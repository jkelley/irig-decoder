==> flow/design.v <==
module bcd_decoder (
                    input [2:0]      bcd_bit_idx ,
                    input [1:0]      bcd_digit_idx ,
                    input            bcd_bit,
                    output [8:0] value);
    reg [6:0]                    bcd_multiplier;
    always @(*) begin
        case (bcd_digit_idx)
          2'd0:
            bcd_multiplier = 7'd1;
          2'd1:
            bcd_multiplier = 7'd10;
          2'd2:
            bcd_multiplier = 7'd100;
          default:
            bcd_multiplier = 7'd0;
          endcase
    end
    assign value = (bcd_bit << bcd_bit_idx) * bcd_multiplier;
endmodule
module irig(input         clk,  
            input         rst,
            input         irigb,
            output        pps,
            output [5:0]  ts_second,
            output [5:0]  ts_minute,
            output [4:0]  ts_hour,
            output [8:0]  ts_day,
            output [6:0]  ts_year,
            output [16:0] ts_sec_day,
            output [3:0]  state);
    wire                  irig_d0;
    wire                  irig_d1;
    wire                  irig_mark;
    wire                  pps_gate;
    wire [2:0]            ts_select;
    wire                  ts_finish;
    wire [4:0]            bit_idx;
    wire [1:0]            digit_idx;
    wire                  bit_value;
    wire [3:0]            state_o;
    irig_width_decode id1(.clk(clk),
                          .rst(rst),
                          .irigb(irigb),
                          .irig_mark(irig_mark),
                          .irig_d0(irig_d0),
                          .irig_d1(irig_d1));
    irig_state is1(.clk(clk),
                   .rst(rst),
                   .irig_d0(irig_d0),
                   .irig_d1(irig_d1),
                   .irig_mark(irig_mark),
                   .pps_gate(pps_gate),
                   .ts_select(ts_select),
                   .ts_finish(ts_finish),
                   .bit_idx(bit_idx),
                   .digit_idx(digit_idx),
                   .bit_value(bit_value),
                   .state_o(state_o));
    irig_timestamp it1(.clk(clk),
                       .rst(rst),
                       .bit_idx(bit_idx),
                       .digit_idx(digit_idx),
                       .bit_value(bit_value),
                       .ts_select(ts_select),
                       .ts_finish(ts_finish),
                       .ts_second(ts_second),
                       .ts_minute(ts_minute),
                       .ts_hour(ts_hour),
                       .ts_day(ts_day),
                       .ts_year(ts_year),
                       .ts_sec_day(ts_sec_day));
    assign pps = irigb & pps_gate;
    assign state = state_o;
endmodule
module irig_state (
                   input            clk,
                   input            rst,
                   input            irig_d0,
                   input            irig_d1,
                   input            irig_mark,
                   output reg       pps_gate, 
                   output reg       ts_finish,
                   output reg [2:0] ts_select,
                   output reg [4:0] bit_idx,
                   output reg [1:0] digit_idx,
                   output reg       bit_value,
                   output reg [3:0] state_o);
    localparam ST_UNLOCKED = 4'd0,
      ST_PRELOCK  = 4'b1,
      ST_START    = 4'd2,
      ST_SECOND   = 4'd3,
      ST_MINUTE   = 4'd4,
      ST_HOUR     = 4'd5,
      ST_DAY      = 4'd6,
      ST_DAY2     = 4'd7,
      ST_YEAR     = 4'd8,
      ST_UNUSED1  = 4'd9,
      ST_UNUSED2  = 4'd10,
      ST_SEC_DAY  = 4'd11,
      ST_SEC_DAY2 = 4'd12;
    localparam TS_SELECT_SECOND = 3'd1,
      TS_SELECT_MINUTE = 3'd2,
      TS_SELECT_HOUR = 3'd3,
      TS_SELECT_DAY = 3'd4,
      TS_SELECT_YEAR = 3'd5,
      TS_SELECT_SEC_DAY = 3'd6;
    reg [3:0]                       irig_cnt;
    reg                             pps_en;
    reg [3:0]                       state, next_state;
    always @(posedge clk) begin
        if (rst) begin
            state <= ST_UNLOCKED;
            pps_gate <= 1'b0;
            irig_cnt <= 4'b0;
        end
        else begin
            state <= next_state;
            pps_gate <= pps_en;
            if (irig_mark)
              irig_cnt <= 4'b0;
            else 
              irig_cnt <= irig_cnt + (irig_d0 | irig_d1);
        end
    end
    always @(*) begin
        state_o = state;
        next_state = state;
        pps_en = 1'b0;
        ts_finish = 1'b0;
        ts_select = 3'b0;
          bit_idx = 4'b0;
          digit_idx = 2'b0;
          bit_value = 1'b0;
        case (state)
          ST_UNLOCKED: begin
              if (irig_mark)
                next_state = ST_PRELOCK;
          end
          ST_PRELOCK: begin
              if (irig_mark)
                next_state = ST_SECOND;
              else if (irig_d0 || irig_d1)
                next_state = ST_UNLOCKED;          
          end
          ST_START: begin              
              pps_en = 1'b1;
              if (irig_mark)
                next_state = ST_SECOND;
              else if (irig_d0 || irig_d1)
                next_state = ST_UNLOCKED;
          end
          ST_SECOND: begin
              ts_select = TS_SELECT_SECOND;
              bit_idx = (irig_cnt > 4'd4) ? irig_cnt-4'd5 : irig_cnt;
              digit_idx = (irig_cnt > 4'd4) ? 2'b1 : 2'b0;
              bit_value = irig_d1 && !(irig_cnt == 4'd4);                
              if (irig_mark)
                next_state = ST_MINUTE;
          end
          ST_MINUTE: begin
              ts_select = TS_SELECT_MINUTE;
              bit_idx = (irig_cnt > 4'd4) ? irig_cnt-4'd5 : irig_cnt;
              digit_idx = (irig_cnt > 4'd4) ? 2'b1 : 2'b0;
              bit_value = irig_d1 && !(irig_cnt == 4'd4) && !(irig_cnt == 4'd8);
              if (irig_mark)
                next_state = ST_HOUR;
          end       
          ST_HOUR: begin
              ts_select = TS_SELECT_HOUR;
              bit_idx = (irig_cnt > 4'd4) ? irig_cnt-4'd5 : irig_cnt;
              digit_idx = (irig_cnt > 4'd4) ? 2'b1 : 2'b0;
              bit_value = irig_d1 && !(irig_cnt == 4'd4) && !(irig_cnt >= 4'd8);
              if (irig_mark)
                next_state = ST_DAY;
          end
          ST_DAY: begin
              ts_select = TS_SELECT_DAY;
              bit_idx = (irig_cnt > 4'd4) ? irig_cnt-4'd5 : irig_cnt;
              digit_idx = (irig_cnt > 4'd4) ? 2'd1 : 2'd0;
              bit_value = irig_d1 && !(irig_cnt == 4'd4);
              if (irig_mark)
                next_state = ST_DAY2;
          end
          ST_DAY2: begin
              ts_select = TS_SELECT_DAY;
              bit_idx = irig_cnt;
              digit_idx = 2'd2;
              bit_value = irig_d1 && !(irig_cnt > 4'd1);
              if (irig_mark)
                next_state = ST_YEAR;
          end
          ST_YEAR: begin
              ts_select = TS_SELECT_YEAR;
              bit_idx = (irig_cnt > 4'd4) ? irig_cnt-4'd5 : irig_cnt;
              digit_idx = (irig_cnt > 4'd4) ? 2'd1 : 2'd0;
              bit_value = irig_d1 && !(irig_cnt == 4'd4);
              if (irig_mark)
                next_state = ST_UNUSED1;
          end
          ST_UNUSED1: begin
              if (irig_mark)
                next_state = ST_UNUSED2;
          end
          ST_UNUSED2: begin
              if (irig_mark)
                next_state = ST_SEC_DAY;
          end
          ST_SEC_DAY: begin
              ts_select = TS_SELECT_SEC_DAY;
              bit_idx = irig_cnt;
              bit_value = irig_d1;
              if (irig_mark)
                next_state = ST_SEC_DAY2;
          end
          ST_SEC_DAY2: begin
              ts_select = TS_SELECT_SEC_DAY;
              bit_idx = irig_cnt+5'd9;
              bit_value = irig_d1;
              if (irig_mark) begin
                  next_state = ST_START;
                  pps_en = 1'b1;
                  ts_finish = 1'b1;
              end
          end
        endcase
    end
endmodule
module irig_timestamp(
                      input             clk,
                      input             rst,
                      input [2:0]       ts_select,
                      input             ts_finish,
                      input [4:0]       bit_idx ,
                      input [1:0]       digit_idx ,
                      input             bit_value,
                      output reg [5:0]  ts_second,
                      output reg [5:0]  ts_minute,
                      output reg [4:0]  ts_hour,
                      output reg [8:0]  ts_day,
                      output reg [6:0]  ts_year,
                      output reg [16:0] ts_sec_day);
    localparam TS_SELECT_SECOND = 3'd1,
      TS_SELECT_MINUTE = 3'd2,
      TS_SELECT_HOUR = 3'd3,
      TS_SELECT_DAY = 3'd4,
      TS_SELECT_YEAR = 3'd5,
      TS_SELECT_SEC_DAY = 3'd6;
    reg [5:0]                           ts_second_int;
    reg [5:0]                           ts_minute_int;
    reg [4:0]                           ts_hour_int;
    reg [8:0]                           ts_day_int;
    reg [6:0]                           ts_year_int;
    reg [16:0]                          ts_sec_day_int;
    reg                                 ts_reset;
    wire [8:0]                        value;
    bcd_decoder bd1(.bcd_bit_idx(bit_idx),
                    .bcd_digit_idx(digit_idx),
                    .bcd_bit(bit_value),
                    .value(value));
    always @(posedge clk) begin
        if (rst | ts_reset) begin
            if (rst) begin
                ts_second <= 6'b0;
                ts_minute <= 6'b0;
                ts_hour <= 5'b0;
                ts_day <= 9'b0;
                ts_year <= 7'b0;
                ts_sec_day <= 17'b0;
            end
            ts_second_int <= 6'b0;
            ts_minute_int <= 6'b0;
            ts_hour_int <= 5'b0;
            ts_day_int <= 9'b0;
            ts_year_int <= 7'b0;
            ts_sec_day_int <= 17'b0;
            ts_reset <= 1'b0;
        end
        else if (ts_finish & ~ts_reset) begin
            ts_second <= ts_second_int;
            ts_minute <= ts_minute_int;
            ts_hour <= ts_hour_int;
            ts_day <= ts_day_int;
            ts_year <= ts_year_int;
            ts_sec_day <= ts_sec_day_int;
            ts_reset <= 1'b1;
        end
        else begin
            case (ts_select)
              TS_SELECT_SECOND:
                ts_second_int <= ts_second_int + value[5:0];
              TS_SELECT_MINUTE:
                ts_minute_int <= ts_minute_int + value[5:0];
              TS_SELECT_HOUR:
                ts_hour_int <= ts_hour_int + value[4:0];
              TS_SELECT_DAY:
                ts_day_int <= ts_day_int + value;
              TS_SELECT_YEAR:
                ts_year_int <= ts_year_int + value[6:0];
              TS_SELECT_SEC_DAY:
                ts_sec_day_int <= ts_sec_day_int | (bit_value << bit_idx);
            endcase
        end
    end
endmodule
module irig_width_decode (
                          input      clk,
                          input      irigb,
                          output reg irig_mark,
                          output reg irig_d0,
                          output reg irig_d1,
                          input      rst
                          );
    localparam CYCLES_ZERO = 17'd19000;
    localparam CYCLES_ONE  = 17'd49000;
    localparam CYCLES_MARK = 17'd79000;
    reg [16:0]                       clk_cnt = 17'b0;
    reg                              irigb_last = 1'b0;
    always @(posedge clk) begin
        if (rst) begin
            clk_cnt <= 17'b0;
            irigb_last = 1'b0;
            irig_d0 <= 1'b0;
            irig_d1 <= 1'b0;
            irig_mark <= 1'b0;
        end else begin
            irig_mark <= (clk_cnt >= CYCLES_MARK) && !irigb && irigb_last && !irig_mark;
            irig_d1   <= (clk_cnt >= CYCLES_ONE) && (clk_cnt < CYCLES_MARK) && !irigb && irigb_last && !irig_d1;
            irig_d0   <= (clk_cnt >= CYCLES_ZERO) && (clk_cnt < CYCLES_ONE) && !irigb && irigb_last && !irig_d0;
            if (irigb && !irigb_last)
              clk_cnt <= 17'b0;
            else if (!irigb)  
              clk_cnt <= clk_cnt;
            else
              clk_cnt <= clk_cnt + 17'b1;
            irigb_last <= irigb;
        end
    end
endmodule
# == Reports on irig ==
# Tool output for the design above, in the order of the flow.
# Lines are those of the file above, counted from 1.
# Library cell names are shortened.
# Not given: -
# inputs
top_module,irig
clock,clk
cell_library,sky130hd
corner,tt_025C_1v80

# == Elaborated design ==
# Source: Yosys, flattened and elaborated, memories not mapped. Widths are those after wreduce. Registers that Yosys merges into a memory's read port (data or address) are not register bits. Print and check cells do not count. Equal cells are merged and count once.
# bits
output_inout_bits,55
romBits,0
latch_bits,0
clocked_rd_ports_x_width,0
mem_bits_rw,0
word_cells,170
regBits,131
mem_count,0
# classes
muxes,41
cmp,8
add_sub_neg,9
n_eq,35
n_shift,2
logic,7
div,0
reduce_and_logical,46
mul,1
# op_table
op,n
multiplier 9 x 7 -> 9 bit,1
2-to-1 mux 4 bit,13
2-to-1 mux 17 bit,3
case mux 4 bit (select 12 bit),1
2-to-1 mux 6 bit,5
2-to-1 mux 9 bit,3
!= test 2 bit (second input constant),12
equality test 4 bit (second input constant),6
case mux 7 bit (select 3 bit),1
2-to-1 mux 7 bit,3
equality test 4 x 3 -> 1 bit (second input constant),5
2-to-1 mux 5 bit,4
case mux 3 bit (select 6 bit),1
<< shifter 1 x 5 -> 17 bit,1
adder 17 x 1 -> 17 bit (second input constant),1
>= comparator 17 x 15 -> 1 bit (second input constant),1
>= comparator 17 x 16 -> 1 bit (second input constant),1
less-than comparator 17 x 16 -> 1 bit (second input constant),1
>= comparator 17 bit (second input constant),1
less-than comparator 17 bit (second input constant),1
OR 17 bit,1
logical AND 1 bit,16
case mux 5 bit (select 3 bit),1
AND reduction 2 bit,7
AND reduction 13 bit,1
nonzero test 12 bit,1
OR reduction 2 bit,6
adder 6 bit,2
# Not listed: further kinds 32, cells in them 49.

# == Logic depth ==
# Depth = most cells in a row (Yosys ltp): at word level without a register or memory, in the mapped netlist without a sequential cell, where the memories' decode and read muxes count.
# depth
ltp_word,8
abc_area,1
depth_mapped,42
mapped_depth_nobuf,42

# == Mapped cells and area ==
# The flow's flattened synthesis, as Yosys stat reports it; memories are mapped. The netlist is that of the ABC_AREA named above (0 if unset); the other value can give another one.
# types
cell_type,n
dfxtp_1,81
edfxtp_1,50
ha_1,54
inv_1,162
nor2_1,111
nand2_1,106
a21oi_1,72
fa_1,16
o21ai_0,53
nand3_1,39
o22ai_1,17
xnor2_1,11
nor3_1,15
xor2_1,7
clkbuf_1,16
nand2_2,8
nor4_1,8
nor2_4,4
# Other cell types: 26; their cells: 62.
# synth_totals
mapped_area_mm2,0.0073608
flip_flops,131
stdcells,892
seq_area_mm2,0.003123
buffers,17

# == Worst setup path after synthesis ==
# Path of least setup slack by OpenSTA after synthesis, without wires, with an ideal clock, recovery checks aside; 20% of the period is set as input and as output delay. Where synthesis merged equal registers, the netlist keeps one of their names.
# synth_path
kind,reg2reg
start,reg is1.irig_cnt[0]
end,reg it1.ts_day_int[8]
period_ns,8.76
t_required_ns,8.650
slack_ns,3.259
delay_ns,5.501
t_first_pin_ns,0.000
arrival_time_ns,5.391
setup_time_ns,0.110
stages,39
synth_period_reached_ns,5.501
# "delay_ns" = arrival - input delay + setup time.
# "stages" counts driving pins, that of a launching flip-flop among them; a cell with two outputs on the path counts twice.
# "synth_period_reached_ns" is the clock period less the worst setup slack; recovery checks do not enter. This is arithmetic on one report: input and output delays are still those of the set period (20% each).
# Between the ends stands the longest chain of elaborated cells between them, by number of cells; it is not shown to be the way that was timed. Of several equally long chains one is given.
# A line is the first line of the expression or statement that the cell stems from. Yosys adds cells for indexed reads and writes and turns some case tables into memories.
# A register here has more assigning lines than the two given.
# synth_between
path_cell_list,dfxtp_1 -> inv_1 -> ha_1 -> inv_1 -> nand2_1 -> nand3_1 -> nand2_1 -> nand2_1 -> nand2_2 -> nand3b_4 -> nor2_1 -> nand2_1 -> nor2_1 -> inv_1 -> fa_1 -> inv_1 -> ha_1 -> ha_1 -> [... 3 more ...] -> ha_1 -> inv_1 -> or2_2 -> nand2_1 -> inv_1 -> ha_1 -> a21oi_1 -> inv_1 -> nand2_1 -> inv_1 -> nor2_1 -> inv_1 -> a21oi_1 -> nand3_1 -> nand3_1 -> nand2_1 -> inv_1 -> nor2_1
elab_chain_cells,8
cone_cells,27
classes_between,3 x add/sub; 1 x mul; 3 x compare; 4 x eq/ne; 1 x shift; 6 x mux; 9 x reduce/logical
# synth_lines
element,line_no,source
"start, declared",108,reg [3:0]                       irig_cnt;
"start, assigned",115,irig_cnt <= 4'b0;
"start, assigned",123,irig_cnt <= irig_cnt + (irig_d0 | irig_d1);
equality test 4 x 3 -> 1 bit,173,bit_value = irig_d1 && !(irig_cnt == 4'd4) && !(irig_cnt >= 4'd8);
zero test 1 bit,173,
logical AND 1 bit x2,173,
case mux 1 bit (select 5 bit),135,case (state)
<< shifter 1 x 3 -> 9 bit,19,assign value = (bcd_bit << bcd_bit_idx) * bcd_multiplier;
multiplier 9 x 7 -> 9 bit,19,
adder 9 bit,297,ts_day_int <= ts_day_int + value;
"end, assigned",274,ts_day_int <= 9'b0;
"end, assigned",297,
"end, declared",252,reg [8:0]                           ts_day_int;

# == Timing after layout ==
# From the final timing report of run 1: the path of least setup slack in the routed layout; clock arrival at registers is part of the times.
# layout_path
kind,reg2reg
start,reg is1.irig_cnt[0]
end,reg it1.ts_day_int[8]
arrival_time_ns,6.39
setup_time_ns,0.10
stages,39
slack_ns,5.33
period_ns,11.4
t_first_pin_ns,0.42
t_required_ns,11.72
# Between the ends stands the longest chain of elaborated cells between them, by number of cells; it is not shown to be the way that was timed. Of several equally long chains one is given.
# A register here has more assigning lines than the two given.
# layout_between
path_cell_list,dfxtp_1 -> inv_1 -> ha_1 -> inv_1 -> nand2_1 -> nand3_1 -> nand2_1 -> nand2_1 -> nand2_2 -> nand3b_4 -> nor2_1 -> nand2_1 -> nor2_1 -> inv_1 -> fa_1 -> inv_1 -> ha_1 -> ha_1 -> [... 3 more ...] -> ha_1 -> inv_1 -> or2_2 -> nand2_1 -> inv_1 -> ha_1 -> a21oi_1 -> inv_1 -> nand2_1 -> inv_1 -> nor2_1 -> inv_1 -> a21oi_1 -> nand3_1 -> nand3_1 -> nand2_1 -> inv_1 -> nor2_1
elab_chain_cells,8
cone_cells,27
classes_between,3 x add/sub; 1 x mul; 3 x compare; 4 x eq/ne; 1 x shift; 6 x mux; 9 x reduce/logical
# layout_lines
element,line_no,source
"start, declared",108,reg [3:0]                       irig_cnt;
"start, assigned",115,irig_cnt <= 4'b0;
"start, assigned",123,irig_cnt <= irig_cnt + (irig_d0 | irig_d1);
equality test 4 x 3 -> 1 bit,173,bit_value = irig_d1 && !(irig_cnt == 4'd4) && !(irig_cnt >= 4'd8);
zero test 1 bit,173,
logical AND 1 bit x2,173,
case mux 1 bit (select 5 bit),135,case (state)
<< shifter 1 x 3 -> 9 bit,19,assign value = (bcd_bit << bcd_bit_idx) * bcd_multiplier;
multiplier 9 x 7 -> 9 bit,19,
adder 9 bit,297,ts_day_int <= ts_day_int + value;
"end, assigned",274,ts_day_int <= 9'b0;
"end, assigned",297,
"end, declared",252,reg [8:0]                           ts_day_int;

# Module irig, platform sky130hd: 2 stored runs of the flow (Yosys, OpenROAD) with differing settings, in no particular order. Input and output delays are each 20% of the period that was set; the output load is 0.01 pF.
# "timing.achieved_period_ns" means the clock period less the worst setup slack. The figure is calculated, with input and output delays left at 20% of the set period.
# By "timing.worst_path_ns" is meant the share of the clock period that the worst setup path is allowed (20% is reserved at inputs, 20% at outputs), minus its slack. Clock arrival times at its registers enter into it.
# By "total_power_uw" is meant OpenSTA's value without simulated activity: inputs other than the clock are taken to toggle once in ten clock periods, and the tool carries that through the logic.
# A setting shown as - is not set for that run.
name,run 1,run 2
period_ns,11.4,5.64
CORE_UTILIZATION,27,40
PLACE_DENSITY_LB_ADDON,0.21,-
CELL_PAD_IN_SITES_DETAIL_PLACEMENT,1,-
TNS_END_PERCENT,10,-
ABC_AREA,1,-
CTS_CLUSTER_SIZE,70,-
CTS_CLUSTER_DIAMETER,97,-
SLEW_MARGIN,25,20
MIN_ROUTING_LAYER,met1,-
CAP_MARGIN,20,20
CORE_MARGIN,2,2
total_power_uw,1274,2211
finish.utilization_pct,33.2,52.5
final_setup_ws_ns,5.333,-0.480
die_area_mm2,0.0285982,0.0192904
timing.worst_path_ns,6.07,6.12
critical_path_type,reg2reg,reg2reg
synthesis_area_mm2,0.0073608,0.0072782
timing.achieved_period_ns,6.067,6.120
holdWs_ns,0.480,0.440
setup_tns_ns,0.000,-0.480
layout_stdcell_area_mm2,0.0089273,0.009394
